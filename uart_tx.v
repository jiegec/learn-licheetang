==> flow/design.v <==
module uart_tx(
input  wire         clk         ,  
input  wire         resetn      ,  
output wire         uart_txd    ,  
output wire         uart_tx_busy,  
input  wire         uart_tx_en  ,  
input  wire [PAYLOAD_BITS-1:0]   uart_tx_data   
);
parameter   BIT_RATE        = 9600;  
localparam  BIT_P           = 1_000_000_000 * 1/BIT_RATE;  
parameter   CLK_HZ          =    50_000_000;
localparam  CLK_P           = 1_000_000_000 * 1/CLK_HZ;  
parameter   PAYLOAD_BITS    = 8;
parameter   STOP_BITS       = 1;
localparam       COUNT_REG_LEN      = 16;
localparam       CYCLES_PER_BIT     = BIT_P / CLK_P;
reg txd_reg;
reg [PAYLOAD_BITS-1:0] data_to_send;
reg [COUNT_REG_LEN-1:0] cycle_counter;
reg [3:0] bit_counter;
reg [2:0] fsm_state;
reg [2:0] n_fsm_state;
localparam FSM_IDLE = 0;
localparam FSM_START= 1;
localparam FSM_SEND = 2;
localparam FSM_STOP = 3;
assign uart_tx_busy = fsm_state != FSM_IDLE;
assign uart_txd     = txd_reg;
wire next_bit     = cycle_counter == CYCLES_PER_BIT;
wire payload_done = bit_counter   == PAYLOAD_BITS  ;
wire stop_done    = bit_counter   == STOP_BITS && fsm_state == FSM_STOP;
always @(*) begin : p_n_fsm_state
    case(fsm_state)
        FSM_IDLE : n_fsm_state = uart_tx_en   ? FSM_START: FSM_IDLE ;
        FSM_START: n_fsm_state = next_bit     ? FSM_SEND : FSM_START;
        FSM_SEND : n_fsm_state = payload_done ? FSM_STOP : FSM_SEND ;
        FSM_STOP : n_fsm_state = stop_done    ? FSM_IDLE : FSM_STOP ;
        default  : n_fsm_state = FSM_IDLE;
    endcase
end
integer i = 0;
always @(posedge clk, negedge resetn) begin : p_data_to_send
    if(!resetn) begin
        data_to_send <= {PAYLOAD_BITS{1'b0}};
    end else if(fsm_state == FSM_IDLE && uart_tx_en) begin
        data_to_send <= uart_tx_data;
    end else if(fsm_state       == FSM_SEND       && next_bit ) begin
        for ( i = PAYLOAD_BITS-2; i >= 0; i = i - 1) begin
            data_to_send[i] <= data_to_send[i+1];
        end
    end
end
always @(posedge clk, negedge resetn) begin : p_bit_counter
    if(!resetn) begin
        bit_counter <= 4'b0;
    end else if(fsm_state != FSM_SEND && fsm_state != FSM_STOP) begin
        bit_counter <= {COUNT_REG_LEN{1'b0}};
    end else if(fsm_state == FSM_SEND && n_fsm_state == FSM_STOP) begin
        bit_counter <= {COUNT_REG_LEN{1'b0}};
    end else if(fsm_state == FSM_STOP&& next_bit) begin
        bit_counter <= bit_counter + 1'b1;
    end else if(fsm_state == FSM_SEND && next_bit) begin
        bit_counter <= bit_counter + 1'b1;
    end
end
always @(posedge clk, negedge resetn) begin : p_cycle_counter
    if(!resetn) begin
        cycle_counter <= {COUNT_REG_LEN{1'b0}};
    end else if(next_bit) begin
        cycle_counter <= {COUNT_REG_LEN{1'b0}};
    end else if(fsm_state == FSM_START || 
                fsm_state == FSM_SEND  || 
                fsm_state == FSM_STOP   ) begin
        cycle_counter <= cycle_counter + 1'b1;
    end
end
always @(posedge clk, negedge resetn) begin : p_fsm_state
    if(!resetn) begin
        fsm_state <= FSM_IDLE;
    end else begin
        fsm_state <= n_fsm_state;
    end
end
always @(posedge clk, negedge resetn) begin : p_txd_reg
    if(!resetn) begin
        txd_reg <= 1'b1;
    end else if(fsm_state == FSM_IDLE) begin
        txd_reg <= 1'b1;
    end else if(fsm_state == FSM_START) begin
        txd_reg <= 1'b0;
    end else if(fsm_state == FSM_SEND) begin
        txd_reg <= data_to_send[0];
    end else if(fsm_state == FSM_STOP) begin
        txd_reg <= 1'b1;
    end
end
endmodule
# --- Step by step through the tools: uart_tx ---
# Tool output for the design above, in the order of the flow.
# Lines are those of the file above, counted from 1.
# Operators carry their Yosys type and port widths (W data, S select, Z words).
# Library cell names are shortened.
inputs:
  top_module: "uart_tx"
  clock: "clk"
  lib: "sky130hd"
  lib_corner: "tt_025C_1v80"

# --- Word-level counts ---
# Counts by Yosys on the flattened word-level netlist (proc, flatten, opt, wreduce; memories kept). Register bits leave out memories and registers merged into their read ports (data or address). Print and check cells are left out. Cells with the same type and inputs are merged into one.
op_classes:
  add_sub_neg: 2
  eq_ne: 9
  muxes: 29
  reduce_logical: 14
ops:
  columns: ["operator", "n"]
  rows:
  - ["$mux W16", 2]
  - ["$mux W1", 20]
  - ["$add A16 B1 Y16 const B", 1]
  - ["$eq A16 B13 Y1 const B", 1]
  - ["$mux W4", 4]
  - ["$reduce_bool A4 Y1", 2]
  - ["$pmux W2 S4", 1]
  - ["$logic_and A1 B1 Y1", 6]
  - ["$eq A2 B2 Y1 const B", 3]
  - ["$ne A2 B2 Y1 const B", 2]
  - ["$reduce_bool A2 Y1", 2]
  - ["$add A4 B1 Y4 const B", 1]
  - ["$eq A4 B1 Y1 const B", 1]
  - ["$eq A4 B4 Y1 const B", 1]
  - ["$mux W2", 2]
  - ["$logic_not A3 Y1", 1]
  - ["$reduce_bool A3 Y1", 1]
  - ["$logic_or A1 B1 Y1", 2]
  - ["$eq A2 B1 Y1 const B", 1]
word_totals:
  register_bits: 31
  in_bits: 11
  output_inout_bits: 2
  wordCells: 60

# --- Depth ---
# Yosys ltp: most cells in a row. Word level: on the elaborated netlist, between registers, memories and ports. Mapped: between sequential cells and ports; inverters and the memories' decode and read muxes count.
depth:
  ltp_word: 8
  abc_area: 0
  ltp_mapped: 8
  depth_no_buf: 6

# --- Mapped cells and area ---
# Source: synth_stat.txt of the flow (Yosys; design flattened, memories mapped). It holds for the ABC_AREA given above (unset counts as 0); a run with the other value may have another netlist.
# Totals and module areas in this step are rounded.
synth_totals:
  mapped_cells: 160
  area_um2: 1700
  seqArea_um2: 780
  ff_cells: 31
  buffers: 9
types:
  columns: ["cell_type", "n", "area_total_um2"]
  rows:
  - ["dfrtp_1", 30, 750.72]
  - ["ha_1", 9, 112.608]
  - ["mux2i_1", 9, 90.086]
  - ["a21oi_1", 13, 65.062]
  - ["xnor2_1", 7, 61.309]
  - ["nor2_1", 16, 60.058]
  - ["xor2_1", 6, 52.55]
  - ["nand3_1", 7, 35.034]
  - ["nand4_1", 5, 31.28]
  - ["inv_1", 8, 30.029]
  - ["nand2_1", 8, 30.029]
  - ["dfstp_2", 1, 26.275]
  - ["clkbuf_1", 6, 22.522]
  - ["nor4_4", 1, 21.27]
  - ["and3b_1", 2, 17.517]
  - ["nor3_1", 3, 15.014]
  - ["or4b_4", 1, 13.763]
  - ["and3_1", 2, 12.512]
# Not listed: further types 25, cells in them 26.

# --- Worst setup path after synthesis ---
# Path of least setup slack by OpenSTA after synthesis, without wires, with an ideal clock, recovery checks aside; 20% of the period is set as input and as output delay. Where synthesis merged equal registers, the netlist keeps one of their names.
synth_timing:
  kind: "flip-flop to flip-flop"
  from: "reg cycle_counter[0]"
  to: "reg bit_counter[3]"
  period_ns: 3.09
  setup_time_ns: 0.078
  launch_ns: 0.000
  arrival_time_ns: 2.156
  t_required_ns: 3.012
  setup_slack_ns: 0.856
  delay_ns: 2.234
  driving_pins: 8
  n_path_buf: 1
  synth_period_reached_ns: 2.234
# "delay_ns" = arrival - input delay + setup time.
# "driving_pins": output pins that drive a net of the path, with the launching flip-flop's if there is one; two outputs of one cell count as two.
# "synth_period_reached_ns" is the clock period less the worst setup slack; recovery checks do not enter. This is arithmetic on one report: input and output delays are still those of the set period (20% each).
# Between the ends stands the longest chain of elaborated cells between them, by number of cells; it is not shown to be the way that was timed. Of several equally long chains one is given.
# A line is the first line of the expression or statement that the cell stems from. Yosys adds cells for indexed reads and writes and turns some case tables into memories.
# At most two assigning lines are given for a register; there are more.
synth_between:
  cell_sequence: "dfrtp_1 > inv_1 > ha_1 > or4bb_1 > or4_1 > buf_2 > or3_1 > a21oi_1"
  elab_chain_len: 7
  cone_cells: 12
  classes_between: "2 x eq/ne; 6 x mux; 4 x reduce/logical"
synth_rtl:
  columns: ["item", "line", "source"]
  rows:
  - ["from (decl)", 19, "reg [COUNT_REG_LEN-1:0] cycle_counter;"]
  - ["from (assign)", 68, "cycle_counter <= {COUNT_REG_LEN{1'b0}};"]
  - ["from (assign)", 74, "cycle_counter <= cycle_counter + 1'b1;"]
  - ["$eq A16 B13 Y1", 29, "wire next_bit     = cycle_counter == CYCLES_PER_BIT;"]
  - ["$mux W2", 35, "FSM_START: n_fsm_state = next_bit     ? FSM_SEND : FSM_START;"]
  - ["$pmux W2 S4", 33, "case(fsm_state)"]
  - ["$eq A2 B2 Y1", 58, "end else if(fsm_state == FSM_SEND && n_fsm_state == FSM_STOP) begin"]
  - ["$logic_and A1 B1 Y1", 58, null]
  - ["$mux W4", 58, null]
  - ["$mux W4", 56, "end else if(fsm_state != FSM_SEND && fsm_state != FSM_STOP) begin"]
  - ["to (assign)", 61, "bit_counter <= bit_counter + 1'b1;"]
  - ["to (assign)", 63, "bit_counter <= bit_counter + 1'b1;"]
  - ["to (decl)", 20, "reg [3:0] bit_counter;"]

# --- Timing after layout ---
# From the final timing report of record 2: the path of least setup slack in the routed layout; clock arrival at registers is part of the times.
layout_timing:
  kind: "flip-flop to flip-flop"
  from: "reg cycle_counter[0]"
  to: "reg bit_counter[3]"
  period_ns: 2.64
  setup_time_ns: 0.07
  launch_ns: 0.28
  arrival_time_ns: 2.58
  t_required_ns: 2.85
  setup_slack_ns: 0.27
  driving_pins: 7
  n_path_buf: 0
# Between the ends stands the longest chain of elaborated cells between them, by number of cells; it is not shown to be the way that was timed. Of several equally long chains one is given.
# At most two assigning lines are given for a register; there are more.
layout_between:
  cell_sequence: "dfrtp_1 > inv_1 > ha_1 > or4bb_1 > or4_1 > or3_1 > a21oi_1"
  elab_chain_len: 7
  cone_cells: 12
  classes_between: "2 x eq/ne; 6 x mux; 4 x reduce/logical"
layout_rtl:
  columns: ["item", "line", "source"]
  rows:
  - ["from (decl)", 19, "reg [COUNT_REG_LEN-1:0] cycle_counter;"]
  - ["from (assign)", 68, "cycle_counter <= {COUNT_REG_LEN{1'b0}};"]
  - ["from (assign)", 74, "cycle_counter <= cycle_counter + 1'b1;"]
  - ["$eq A16 B13 Y1", 29, "wire next_bit     = cycle_counter == CYCLES_PER_BIT;"]
  - ["$mux W2", 35, "FSM_START: n_fsm_state = next_bit     ? FSM_SEND : FSM_START;"]
  - ["$pmux W2 S4", 33, "case(fsm_state)"]
  - ["$eq A2 B2 Y1", 58, "end else if(fsm_state == FSM_SEND && n_fsm_state == FSM_STOP) begin"]
  - ["$logic_and A1 B1 Y1", 58, null]
  - ["$mux W4", 58, null]
  - ["$mux W4", 56, "end else if(fsm_state != FSM_SEND && fsm_state != FSM_STOP) begin"]
  - ["to (assign)", 61, "bit_counter <= bit_counter + 1'b1;"]
  - ["to (assign)", 63, "bit_counter <= bit_counter + 1'b1;"]
  - ["to (decl)", 20, "reg [3:0] bit_counter;"]

Subject: flow runs of uart_tx

Hi,

Record of 2 stored runs of the RTL-to-layout flow on uart_tx, platform sky130hd. The runs are unordered. Constraints: input delay and output delay 20% of the set period each, output load 0.01 pF.
"period_reached_ns" is the run's clock period less its worst setup slack. It is reckoned from that one timing run; input and output delays stay at 20% of the period that was set.
"critical_path_time_ns" = time allowed to the worst setup path (clock period - input delay - output delay, where it has them) - its slack; a late launch clock adds to it, a late capture clock takes from it.
By "total_power_uw" is meant OpenSTA's value without simulated activity: inputs other than the clock are taken to toggle once in ten clock periods, and the tool carries that through the logic.
Measured values are rounded.

--- record 1 ---
==> flow/run.sh <==
#!/bin/bash
# the make line also repeats the synthesis and layout settings of config.mk as NAME=value (left out here)
make -C /OpenROAD-flow-scripts/flow DESIGN_CONFIG=/design/flow/config.mk WORK_HOME=/design/flow/orfs CLKGATE_MAP_FILE= finish
==> flow/config.mk <==
export PLATFORM = sky130hd
export DESIGN_NAME = uart_tx
export DESIGN_NICKNAME = uart_tx
export VERILOG_FILES = /design/flow/design.v
export SDC_FILE = /design/flow/constraint.sdc
export NUM_CORES = 4
export LEC_CHECK = 0
export CAP_MARGIN = 20
export CELL_PAD_IN_SITES_DETAIL_PLACEMENT = 1
export CORE_MARGIN = 2
export CORE_UTILIZATION = 66
export CTS_CLUSTER_SIZE = 82
export MIN_ROUTING_LAYER = met2
export PLACE_DENSITY_LB_ADDON = 0.1
export SETUP_SLACK_MARGIN = 0.1
export SLEW_MARGIN = 20
export TNS_END_PERCENT = 50
==> flow/constraint.sdc <==
create_clock -name core_clock -period 1.61 [get_ports {clk}]
set_input_delay 0.3220 -clock core_clock [delete_from_list [all_inputs] [get_ports {clk}]]
set_output_delay 0.3220 -clock core_clock [all_outputs]
set_load 0.01 [all_outputs]

==> results, as YAML <==
outcome: "unfinished; error DPL-0033 in placement"

--- record 2 ---
==> flow/run.sh <==
#!/bin/bash
# the make line also repeats the synthesis and layout settings of config.mk as NAME=value (left out here)
make -C /OpenROAD-flow-scripts/flow DESIGN_CONFIG=/design/flow/config.mk WORK_HOME=/design/flow/orfs CLKGATE_MAP_FILE= finish
==> flow/config.mk <==
export PLATFORM = sky130hd
export DESIGN_NAME = uart_tx
export DESIGN_NICKNAME = uart_tx
export VERILOG_FILES = /design/flow/design.v
export SDC_FILE = /design/flow/constraint.sdc
export NUM_CORES = 4
export LEC_CHECK = 0
export CAP_MARGIN = 20
export CORE_MARGIN = 2
export CORE_UTILIZATION = 40
export SLEW_MARGIN = 20
==> flow/constraint.sdc <==
create_clock -name core_clock -period 2.64 [get_ports {clk}]
set_input_delay 0.5280 -clock core_clock [delete_from_list [all_inputs] [get_ports {clk}]]
set_output_delay 0.5280 -clock core_clock [all_outputs]
set_load 0.01 [all_outputs]

==> results, as YAML <==
results:
  stdcell_area_um2: 1900
  timing.setup.ws_ns: 0.27
  critical_path_time_ns: 2.37
  path_kind: "flip-flop to flip-flop"
  period_reached_ns: 2.368
  die_um2: 4700
  util_pct: 48
  holdWs_ns: 0.47
  setup_tns_ns: 0.000
  total_power_uw: 980
  ys_area_um2: 1700

Regards
